==> flow/design.v <==
`timescale 1ns/1ps
module jtcps1_obj_draw(
    input              rst,
    input              clk,
    input              start,
    output reg [ 8:0]  table_addr,
    input      [15:0]  table_data,
    output reg [ 8:0]  buf_addr,
    output reg [ 8:0]  buf_data,
    output reg         buf_wr,
    output reg [19:0]  rom_addr,     
    output reg         rom_half,     
    input      [31:0]  rom_data,
    output reg         rom_cs,
    input              rom_ok
);
localparam [8:0] MAXH = 9'd448;
integer st;
reg [15:0] obj_attr;
reg         done;
wire [ 3:0] vsub;
wire [ 4:0] pal;
wire        hflip;
reg  [31:0] pxl_data;
assign vsub   = obj_attr[11:8];
assign hflip  = obj_attr[5];
assign pal    = obj_attr[4:0];
function [3:0] colour;
    input [31:0] c;
    input        flip;
    colour = flip ? { c[24], c[16], c[ 8], c[0] } : 
                    { c[31], c[23], c[15], c[7] };
endfunction
reg  [ 1:0] wait_cycle;
reg         last_tile;
always @(posedge clk, posedge rst) begin
    if( rst ) begin
        table_addr <= 9'd0;
        rom_addr   <= 20'd0;
        rom_half   <= 1'd0;
        buf_wr     <= 1'b0;
        buf_data   <= 9'd0;
        buf_addr   <= 9'd0;
        st         <= 0;
        rom_cs     <= 1'b0;
        done       <= 1'b0;
    end else begin
        st <= st+1;
        case( st )
            0: begin
                buf_wr   <= 1'b0;
                rom_cs   <= 1'b0;
                if( !start ) st<=0;
                else begin
                    table_addr <= { 7'd0, 2'd0 };
                    wait_cycle <= 2'b1;
                    last_tile  <= 1'b0;
                    done       <= 0;
                end
            end
            1: begin
                wait_cycle <= { 1'b0, wait_cycle[1] };
                table_addr[1:0] <= table_addr[1:0]+2'd1;
                if( !wait_cycle ) begin
                    obj_attr   <= table_data;
                    wait_cycle <= 2'b1;  
                end else st<=1;
            end
            2: begin
                rom_cs   <= 1'b1;
                rom_addr <= { table_data, vsub };
                rom_half <= hflip;
            end
            3: begin
                buf_addr   <= table_data[8:0]-9'd1;  
                if( table_addr[8:2]==7'd112  ) last_tile <= 1'b1;  
                table_addr[8:2] <= table_addr[8:2]+7'd1;
                table_addr[1:0] <= 2'd0;
            end
            4: begin
                if( rom_ok ) begin
                    pxl_data <= rom_data;
                    rom_half <= ~rom_half;
                    if( &rom_data ) begin
                        st <= 10; 
                        buf_addr <= buf_addr + 9'd5;
                    end
                    if( buf_addr == ~9'h0 ) begin  
                        done <= 1'b1;
                        st   <= 0;
                    end
                end else st<=st;
            end
            5,6,7,8, 9,10,11,12,
            14,15,16,17, 18,19,20,21: begin
                buf_wr   <= 1'b1;
                buf_addr <= buf_addr+9'd1;
                buf_data <= { pal, colour(pxl_data, hflip) };
                pxl_data <= hflip ? pxl_data>>1 : pxl_data<<1;
            end
            13: begin
                if(rom_ok) begin
                    pxl_data <= rom_data;
                    rom_half <= ~rom_half;
                    if( &rom_data ) st <= 22;  
                end else st<=st;
            end
            22: begin
                buf_wr <= 1'b0;
                if(last_tile) begin
                    done <= 1'b1;
                    st   <= 0;
                end
                else st<=1;  
            end
            default:;
        endcase
    end
end
endmodule
From RTL to reports: jtcps1_obj_draw
What the tools print for jtcps1_obj_draw, step after step.
Line numbers count from 1 in the design file above.
Cell names lack the library's common part.
{ "inputs": {"top_module": "jtcps1_obj_draw", "clock": "clk", "lib": "sky130hd", "corner": "tt_025C_1v80"} }

Word level
Counts by Yosys on the flattened word-level netlist (proc, flatten, opt, wreduce; memories kept). Register bits leave out memories and registers merged into their read ports (data or address). Print and check cells are left out. Cells with the same type and inputs are merged into one.
{ "bits": {"input_bits": 52, "regBits": 129, "word_cells": 104, "out_inout_bits": 50} }
{ "op_classes": {"logic": 2, "reduce_logical": 23, "equal": 30, "add_sub_neg": 6, "n_mux": 30} }
{ "ops": {"columns": ["op", "count"], "rows": [
  ["two-way mux 32 bit", 9],
  ["== test 32 x 4 -> 1 bit (second input constant)", 8],
  ["== test 32 x 5 -> 1 bit (second input constant)", 7],
  ["case mux 32 bit (select 5 bit)", 1],
  ["== test 32 x 3 -> 1 bit (second input constant)", 4],
  ["== test 32 x 2 -> 1 bit (second input constant)", 2],
  ["case mux 32 bit (select 2 bit)", 1],
  ["== test 32 x 1 -> 1 bit (second input constant)", 1],
  ["adder 32 x 2 -> 32 bit (second input constant)", 1],
  ["zero test 32 bit", 1],
  ["AND reduction 32 bit", 1],
  ["case mux 9 bit (select 3 bit)", 1],
  ["two-way mux 9 bit", 2],
  ["OR reduction 16 bit", 1],
  ["case mux 7 bit (select 2 bit)", 1],
  ["AND reduction 3 bit", 4],
  ["nonzero test 3 bit", 4],
  ["!= test 2 bit (second input constant)", 5],
  ["adder 9 x 1 -> 9 bit (second input constant)", 1],
  ["subtractor 9 x 1 -> 9 bit (second input constant)", 1],
  ["adder 9 x 3 -> 9 bit (second input constant)", 1],
  ["== test 9 bit (second input constant)", 1],
  ["AND reduction 2 bit", 4],
  ["nonzero test 2 bit", 4],
  ["case mux 1 bit (select 2 bit)", 4],
  ["adder 7 x 1 -> 7 bit (second input constant)", 1],
  ["== test 7 bit (second input constant)", 1],
  ["two-way mux 7 bit", 1]
]} }
Other operator kinds: 11; their cells: 18.

Longest topological paths
Longest topological path by Yosys (ltp), each cell counted once; first at word level (registers and memories cut), then after technology mapping (sequential cells cut; the memories' decode and read muxes count).
{ "logic_depth": {"depth_word": 5, "abc_area": 0, "ltp_mapped": 12, "depth_no_buf": 12} }

Netlist
Yosys stat after the flow's synthesis: flattened, memories mapped to cells. It holds for the ABC_AREA given above (unset counts as 0); a run with the other value may have another netlist.
The area totals of this step are shown rounded.
{ "synth_totals": {"mapped_cells": 655, "buffers": 29, "flip_flops": 126, "seq_area_um2": 3370, "yosys_area_um2": 6610} }
{ "by_type": {"columns": ["type", "count", "type_area_um2"], "rows": [
  ["dfrtp_1", 82, 2.05E+03],
  ["edfxtp_1", 44, 1.32E+03],
  ["nand2_1", 127, 476.707],
  ["mux2i_1", 41, 410.394],
  ["xnor2_1", 20, 175.168],
  ["xor2_1", 19, 166.41],
  ["o21ai_0", 29, 145.139],
  ["nand4_1", 20, 125.12],
  ["nor2_1", 33, 123.869],
  ["ha_1", 9, 112.608],
  ["nand3_1", 20, 100.096],
  ["a21oi_1", 18, 90.086],
  ["inv_1", 23, 86.333],
  ["and3_1", 12, 75.072],
  ["o21ai_1", 14, 70.067],
  ["buf_2", 13, 65.062],
  ["nor4_1", 10, 62.56],
  ["mux2_1", 5, 56.304]
]} }
Other cell types: 48; their cells: 116.

Worst setup path after synthesis
Path of least setup slack by OpenSTA after synthesis, without wires, with an ideal clock, recovery checks aside; 20% of the period is set as input and as output delay. Where synthesis merged equal registers, the netlist keeps one of their names.
{ "synth_timing": {"kind": "reg-to-reg", "from": "register st[1]", "to": "register pxl_data[0]", "path_buffers": 1, "path_stages": 7, "path_delay_ns": 4.484, "tclk_ns": 5.85, "t_arrival_ns": 4.004, "launch_ns": 0.000, "setup_time_ns": 0.480, "required_time_ns": 5.370, "path_slack_ns": 1.366, "period_less_setup_slack_ns": 4.484} }
"path_delay_ns" is the arrival time less input delay plus setup time.
"path_stages": output pins that drive a net of the path, with the launching flip-flop's if there is one; two outputs of one cell count as two.
"period_less_setup_slack_ns" = period - worst setup slack (recovery checks aside). The figure is calculated, with input and output delays left at 20% of the set period.
The rows between start and end are the longest chain of elaborated cells between them; the timing report does not say that the signal goes this way. Where chains are equally long, one stands for them.
Each line given opens the expression or statement behind the cell; cells for indexed reads and writes are added by Yosys, which also makes memories of some case tables.
A register here has more assigning lines than the two given.
The path ends at the enable pin of a flip-flop; only ways to that pin are counted.
{ "synth_via": {"path_cell_list": "dfrtp_1 inv_1 ha_1 clkbuf_1 nand3_1 or3_1 a311oi_1", "elab_chain_len": 4, "cells_between": 23, "lines_between": 1, "classes_between": "eq/ne (19); reduce/logical (4)"} }
{ "synth_lines": {"columns": ["element", "line", "source"], "rows": [
  ["start, declared", 18, "integer st;"],
  ["start, assigned", 48, "st <= st+1;"],
  ["start, assigned", 92, "end else st<=st;"],
  ["== test 32 x 4 -> 1 bit", 49, "case( st )"],
  ["OR reduction 2 bit", null, null],
  ["!= test 2 x 1 -> 1 bit", null, null],
  ["AND reduction 3 bit", null, null],
  ["end, assigned", 82, "pxl_data <= rom_data;"],
  ["end, assigned", 99, "pxl_data <= hflip ? pxl_data>>1 : pxl_data<<1;"],
  ["end, declared", 24, "reg  [31:0] pxl_data;"]
]} }

Memo
Re: implementation data of jtcps1_obj_draw

module jtcps1_obj_draw, platform sky130hd, 2 stored runs of the flow under differing settings, order arbitrary. Input and output delays are each 20% of the period that was set; the output load is 0.01 pF.
[
  {
    "run": "run 1",
    "settings": { "period_ns": 6.49, "CORE_UTILIZATION": 68, "PLACE_DENSITY": 0.51, "CELL_PAD_IN_SITES_GLOBAL_PLACEMENT": 3, "TNS_END_PERCENT": 15, "CTS_CLUSTER_SIZE": 79, "CTS_CLUSTER_DIAMETER": 386, "CAP_MARGIN": 10, "SLEW_MARGIN": 35, "CORE_MARGIN": 2 },
    "outcome": "no results, placement failed with GPL-0301"
  },
  {
    "run": "run 2",
    "settings": { "period_ns": 7.18, "CORE_UTILIZATION": 68, "SETUP_SLACK_MARGIN": -0.33, "PLACE_DENSITY_LB_ADDON": 0.21, "CELL_PAD_IN_SITES_DETAIL_PLACEMENT": 2, "GPL_TIMING_DRIVEN": 0, "MAX_ROUTING_LAYER": "met5", "CAP_MARGIN": 20, "CORE_MARGIN": 2, "SLEW_MARGIN": 20 },
    "outcome": "no results, placement failed with DPL-0033"
  }
]
